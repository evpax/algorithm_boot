==> flow/design.v <==
module algoritm_booth
#(	parameter WIDTH = 4 )
(
	input enable,
	input clock,
	input [WIDTH - 1 : 0] mpd,  
	input [WIDTH - 1 : 0] mpr,  
	output reg [ (2 * WIDTH) - 1 : 0] res,
	output reg [WIDTH - 1 : 0] cnt,
	output reg [2 * WIDTH  : 0] A,
	output reg [2 * WIDTH  : 0] S,
	output reg [2 * WIDTH  : 0] P
);
	parameter START = 2'b00;
	parameter RUN = 2'b01;
	parameter SHIFT = 2'b10;
	parameter RESULT = 2'b11;
	reg [1:0] state_current;
	reg [1:0] state_next;
	wire [WIDTH - 1 : 0] mpd_neg;
	always @ ( posedge clock ) begin
		if( !enable ) begin
			state_current <= START;
		end
		else begin
			state_current <= state_next;
		end
	end
	always @ ( * ) begin
		case( state_current )
			START: begin
				if (enable) begin
					state_next = RUN;
				end
				else begin
					state_next = START;
				end
			end
			RUN: begin
				state_next = SHIFT;
			end
			SHIFT: begin
				if( cnt ==  (WIDTH - 1) ) begin
					state_next = RESULT;
				end	
				else begin
					state_next = RUN;
				end
			end
			RESULT: begin
				state_next = START;
			end
		endcase
	end
	assign mpd_neg = -mpd;
	always @ ( posedge clock ) begin
		case( state_current )
			START: begin
				A <= { mpd, { (WIDTH + 1){1'b0} } };
				S <= { mpd_neg, { (WIDTH+1){1'b0} } };
				P <= { { (WIDTH){1'b0} }, mpr, 1'b0};
				cnt  <= 1'b0;
			end
			RUN: begin
				case(P[1:0])
					2'b01: begin
						P <= P + A;
					end
					2'b10: begin
						P <= P + S;	
					end
				endcase
			end
			SHIFT: begin
				P <= {P[2 * WIDTH], P[2 * WIDTH : 1]};
				cnt <= cnt + 1'b1;
			end
			RESULT: begin
				res <= P[(2 * WIDTH) : 1];
			end
		endcase
	end
endmodule
module seven_seg_digit
(
    input      [3:0] dig,
    output reg [7:0] hex
);
    always @*
        case (dig)
        4'h0: hex = 8'b11000000;
        4'h1: hex = 8'b11111001;
        4'h2: hex = 8'b10100100;
        4'h3: hex = 8'b10110000;
        4'h4: hex = 8'b10011001;
        4'h5: hex = 8'b10010010;
        4'h6: hex = 8'b10000010;
        4'h7: hex = 8'b11111000;
        4'h8: hex = 8'b10000000;
        4'h9: hex = 8'b10010000;
        4'ha: hex = 8'b10001000;
        4'hb: hex = 8'b10000011;
        4'hc: hex = 8'b11000110;
        4'hd: hex = 8'b10100001;
        4'he: hex = 8'b10000110;
        4'hf: hex = 8'b10001110;
        endcase
endmodule
module top
(	
	input MAX_CLK1_50,
	input [ 8:0 ] SW,
	output [ 8:0 ] LED,
	output [ 7:0 ] HEX0,
	output [ 7:0 ] HEX1
);
	wire [ 7:0 ] res_tmp;
	assign LED = SW;
	algoritm_booth #(	.WIDTH (4) ) multiplication
	(
		.enable ( SW[0] ),
		.clock ( MAX_CLK1_50 ),
		.mpd ( SW[ 8:5 ] ), 
		.mpr ( SW[ 4:1 ] ),
		.res ( res_tmp )
	);
	seven_seg_digit result_h
(
    .dig ( res_tmp[ 7:4 ] ),
    .hex ( HEX1 )
);
	seven_seg_digit result_l
(
    .dig ( res_tmp[ 3:0 ] ),
    .hex ( HEX0 )
);
endmodule
======== From RTL to reports: top ========
Tool output for the design above, in the order of the flow.
Line numbers count from 1 in the design file above.
Not given: -
inputs
  top ..................................... top
  clock port .............................. MAX_CLK1_50
  cell library ............................ sky130hd
  corner .................................. tt_025C_1v80

======== After elaboration ========
Counts by Yosys on the flattened word-level netlist (proc, flatten, opt, wreduce; memories kept). Print and check cells are left out. Cells with the same type and inputs are merged into one.
Yosys's memory passes give these memory sizes; they may raise the number of words (mostly to a power of two), join words into wider ones and drop unused or constant bits.
bit counts
  output and inout port bits .............. 25
  word width x clocked read ports ......... 14
  ROM bits ................................ 224
  bits of input ports ..................... 10
  register bits ........................... 31
  memory cells ............................ 2
  word-level cells ........................ 34
cells by class
  bitwise operators ....................... 1
  add/subtract/negate cells ............... 4
  equality and inequality tests ........... 7
  muxes and demuxes ....................... 7
  reduce/logical cells .................... 6
memories
  memory           depth  width  read ports  write ports  RTL line  RTL
  (no name shown)  16     7      1           0            90        case (dig)
  (no name shown)  16     7      1           0            90
operators with widths
  operator                                                          number
  9-bit case mux with 3-bit select                                  1
  9-bit adder                                                       2
  9-bit case mux with 2-bit select                                  1
  4-bit case mux with 2-bit select                                  1
  2-bit case mux with 4-bit select                                  1
  4-bit two-way mux                                                 2
  2-bit == test (second input constant)                             3
  2-bit by 1-bit == test with 1-bit output (second input constant)  2
  2-bit nonzero test                                                2
  4-bit by 1-bit adder with 4-bit output (second input constant)    1
  4-bit by 2-bit == test with 1-bit output (second input constant)  1
  4-bit negator                                                     1
  3-bit by 1-bit != test with 1-bit output (second input constant)  1
  3-bit AND reduction                                               1
  3-bit nonzero test                                                1
  2-bit zero test                                                   1
  2-bit AND reduction                                               1
  2-bit two-way mux                                                 1
  1-bit inverter                                                    1

======== Longest topological paths ========
Longest topological path by Yosys (ltp), each cell counted once; first at word level (registers and memories cut), then after technology mapping (sequential cells cut; the memories' decode and read muxes count).
logic depth
  depth in word-level cells ............... 3
  ABC_AREA ................................ 0
  depth in mapped cells ................... 7
  mapped depth without buffers ............ 7

======== Mapped cells and area ========
Yosys stat after the flow's synthesis: flattened, memories mapped to cells. It holds for the ABC_AREA given above (unset counts as 0); a run with the other value may have another netlist.
cell types
  cell type                   number  area in all (sq um)
  sky130_fd_sc_hd__edfxtp_1   28      840.806
  sky130_fd_sc_hd__dfxtp_1    18      360.346
  sky130_fd_sc_hd__ha_1       18      225.216
  sky130_fd_sc_hd__mux2i_1    15      150.144
  sky130_fd_sc_hd__mux2_2     8       90.086
  sky130_fd_sc_hd__buf_4      11      82.579
  sky130_fd_sc_hd__a22o_1     9       78.826
  sky130_fd_sc_hd__xnor2_1    6       52.55
  sky130_fd_sc_hd__inv_1      12      45.043
  sky130_fd_sc_hd__o2bb2ai_1  4       35.034
  sky130_fd_sc_hd__buf_6      3       33.782
  sky130_fd_sc_hd__and2_1     5       31.28
  sky130_fd_sc_hd__mux2i_2    2       27.526
  sky130_fd_sc_hd__nor2_1     7       26.275
  sky130_fd_sc_hd__a211oi_2   2       25.024
  sky130_fd_sc_hd__mux2i_4    1       22.522
  sky130_fd_sc_hd__nand2_1    6       22.522
  sky130_fd_sc_hd__fa_1       1       20.019
Other cell types: 18; their cells: 31.
synthesis totals
  buffers ................................. 16
  sequential part of the area ............. 1201.2 sq um
  chip area (Yosys) ....................... 2359.8 sq um
  flip-flop cells ......................... 46
  standard cells after synthesis .......... 187
By module: a second synthesis without flattening, with its own total; a netlist apart from the flattened one above.
unflattened totals
  cell total of the unflattened synthesis .. 178
  area (unflattened synthesis) ............ 2069.5 sq um
Rows give one instance, submodules left out.
modules
  module                     sequential area (sq um)  cells  instances  area (sq um)
  algoritm_booth #(WIDTH=4)  920.9                    101    1          1428.9
  seven_seg_digit            0.0                      34     2          286.5
  top                        0.0                      9      1          67.6

======== Path before layout ========
OpenSTA on the mapped netlist: ideal clock, no wires. The path of least setup slack (recovery checks aside). Input and output delay are each 20% of the period. Register names are those of the netlist, which keeps one name where synthesis merged equal registers.
path post-synthesis
  path kind ............................... register to register
  from .................................... reg multiplication.P[0]
  to ...................................... reg multiplication.P[8]
  setup time .............................. 0.260 ns
  clock period ............................ 1.85 ns
  arrival ................................. 1.719 ns
  launch time at the first pin ............ 0.000 ns
  buffers on the path ..................... 0
  slack ................................... -0.129 ns
  data required time ...................... 1.590 ns
  path delay .............................. 1.979 ns
  stages on the path ...................... 8
  synthesis period reached ................ 1.979 ns
"path delay" is the arrival time less input delay plus setup time.
"stages on the path": output pins that drive a net of the path, with the launching flip-flop's if there is one; two outputs of one cell count as two.
"synthesis period reached" is the clock period less the worst setup slack; recovery checks do not enter. This is arithmetic on one report: input and output delays are still those of the set period (20% each).
The rows between start and end are the longest chain of elaborated cells between them; the timing report does not say that the signal goes this way. Where chains are equally long, one stands for them.
Each line given opens the expression or statement behind the cell; cells for indexed reads and writes are added by Yosys, which also makes memories of some case tables.
A register here has more assigning lines than the two given.
The path ends at the data pin of a flip-flop with enable; ways to the enable are not counted.
on the way, post-synthesis
  cell sequence ........................... sky130_fd_sc_hd__edfxtp_1 -> sky130_fd_sc_hd__inv_1 -> sky130_fd_sc_hd__ha_1 -> sky130_fd_sc_hd__mux2_2 -> sky130_fd_sc_hd__ha_1 -> sky130_fd_sc_hd__a21oi_1 -> sky130_fd_sc_hd__and3_1 -> sky130_fd_sc_hd__mux2_2
  length of the longest elaborated chain .. 3
  elaborated cells on any way between the ends .. 6
  source lines of those cells ............. 4
  classes of those cells .................. add/sub: 2; eq/ne: 2; mux: 2
RTL lines, path post-synthesis
  what                              RTL line  RTL
  start: declaration                12        output reg [2 * WIDTH : 0] P
  start: assignment                 61        P <= { { (WIDTH){1'b0} }, mpr, 1'b0};
  start: assignment                 67        P <= P + A;
  9-bit adder                       70        P <= P + S;
  9-bit case mux with 2-bit select  65        case(P[1:0])
  9-bit case mux with 3-bit select  57        case( state_current )
  end: assignment                   61
  end: assignment                   67
  end: declaration                  12

======== Timing after layout ========
From the final timing report of stored run 2: the path of least setup slack in the routed layout; clock arrival at registers is part of the times.
path post-layout
  path kind ............................... input to output
  from .................................... in SW[0]
  to ...................................... out LED[0]
  clock period ............................ 3.5 ns
  stages on the path ...................... 3
  buffers on the path ..................... 3
  arrival ................................. 1.90 ns
  external output delay ................... 0.70 ns
  input delay ............................. 0.70 ns
  launch time at the first pin ............ 0.70 ns
  data required time ...................... 2.80 ns
  slack ................................... 0.90 ns
on the way, post-layout
  cell sequence ........................... sky130_fd_sc_hd__clkdlybuf4s50_1 -> sky130_fd_sc_hd__buf_4 -> sky130_fd_sc_hd__clkdlybuf4s50_1
  length of the longest elaborated chain .. 0
  elaborated cells on any way between the ends .. 0
  source lines of those cells ............. 0
RTL lines, path post-layout
  what                RTL line  RTL
  start: declaration  112       input [ 8:0 ] SW,
  end: declaration    113       output [ 8:0 ] LED,

# Flow runs of top

Settings and measured results of 2 stored flow runs for module top (sky130hd), not sorted in any way. The constraints put input and output delay at 20% of the set period each and load the outputs with 0.01 pF.
"worst setup path time (ns)" is the time allowed to the run's worst setup path (the clock period less input and output delay, where it has them) less its slack. Clock arrival times count: a late capture clock shortens it, a late launch clock lengthens it.
By "finish__power__total" is meant OpenSTA's value without simulated activity: inputs other than the clock are taken to toggle once in ten clock periods, and the tool carries that through the logic.

Flow files of stored run 1
==> flow/run.sh <==
#!/bin/bash
# the make line also repeats the synthesis and layout settings of config.mk as NAME=value (left out here)
make -C /OpenROAD-flow-scripts/flow DESIGN_CONFIG=/design/flow/config.mk WORK_HOME=/design/flow/orfs CLKGATE_MAP_FILE= finish
==> flow/config.mk <==
export PLATFORM = sky130hd
export DESIGN_NAME = top
export DESIGN_NICKNAME = top
export VERILOG_FILES = /design/flow/design.v
export SDC_FILE = /design/flow/constraint.sdc
export NUM_CORES = 4
export LEC_CHECK = 0
export CAP_MARGIN = 20
export CELL_PAD_IN_SITES_GLOBAL_PLACEMENT = 3
export CORE_ASPECT_RATIO = 0.73
export CORE_MARGIN = 7
export CORE_UTILIZATION = 63
export CTS_CLUSTER_DIAMETER = 254
export CTS_CLUSTER_SIZE = 65
export GPL_ROUTABILITY_DRIVEN = 0
export PLACE_DENSITY_LB_ADDON = 0.13
export SLEW_MARGIN = 20
export TNS_END_PERCENT = 45
==> flow/constraint.sdc <==
create_clock -name core_clock -period 2.56 [get_ports {MAX_CLK1_50}]
set_input_delay 0.5120 -clock core_clock [delete_from_list [all_inputs] [get_ports {MAX_CLK1_50}]]
set_output_delay 0.5120 -clock core_clock [all_outputs]
set_load 0.01 [all_outputs]

report of stored run 1: did not finish, place, FLW-0024

Flow files of stored run 2
==> flow/run.sh <==
#!/bin/bash
# the make line also repeats the synthesis and layout settings of config.mk as NAME=value (left out here)
make -C /OpenROAD-flow-scripts/flow DESIGN_CONFIG=/design/flow/config.mk WORK_HOME=/design/flow/orfs CLKGATE_MAP_FILE= finish
==> flow/config.mk <==
export PLATFORM = sky130hd
export DESIGN_NAME = top
export DESIGN_NICKNAME = top
export VERILOG_FILES = /design/flow/design.v
export SDC_FILE = /design/flow/constraint.sdc
export NUM_CORES = 4
export LEC_CHECK = 0
export ABC_AREA = 0
export CAP_MARGIN = 20
export CELL_PAD_IN_SITES_DETAIL_PLACEMENT = 0
export CORE_MARGIN = 2
export CORE_UTILIZATION = 30
export CTS_CLUSTER_DIAMETER = 145
export CTS_CLUSTER_SIZE = 14
export GPL_TIMING_DRIVEN = 0
export PLACE_DENSITY = 0.92
export SETUP_SLACK_MARGIN = -0.26
export SLEW_MARGIN = 20
export TNS_END_PERCENT = 35
==> flow/constraint.sdc <==
create_clock -name core_clock -period 3.5 [get_ports {MAX_CLK1_50}]
set_input_delay 0.7000 -clock core_clock [delete_from_list [all_inputs] [get_ports {MAX_CLK1_50}]]
set_output_delay 0.7000 -clock core_clock [all_outputs]
set_load 0.01 [all_outputs]

report of stored run 2
yosys chip area after synthesis (um^2): 2359.8
finish__design__die__area: 8591.4
finish__design__instance__area__stdcell: 2890.3
finish__timing__setup__ws: 0.900
finish__timing__setup__tns: 0.000
finish__power__total: 1.058e-03
worst setup path time (ns): 1.20
worst setup path kind: input to output
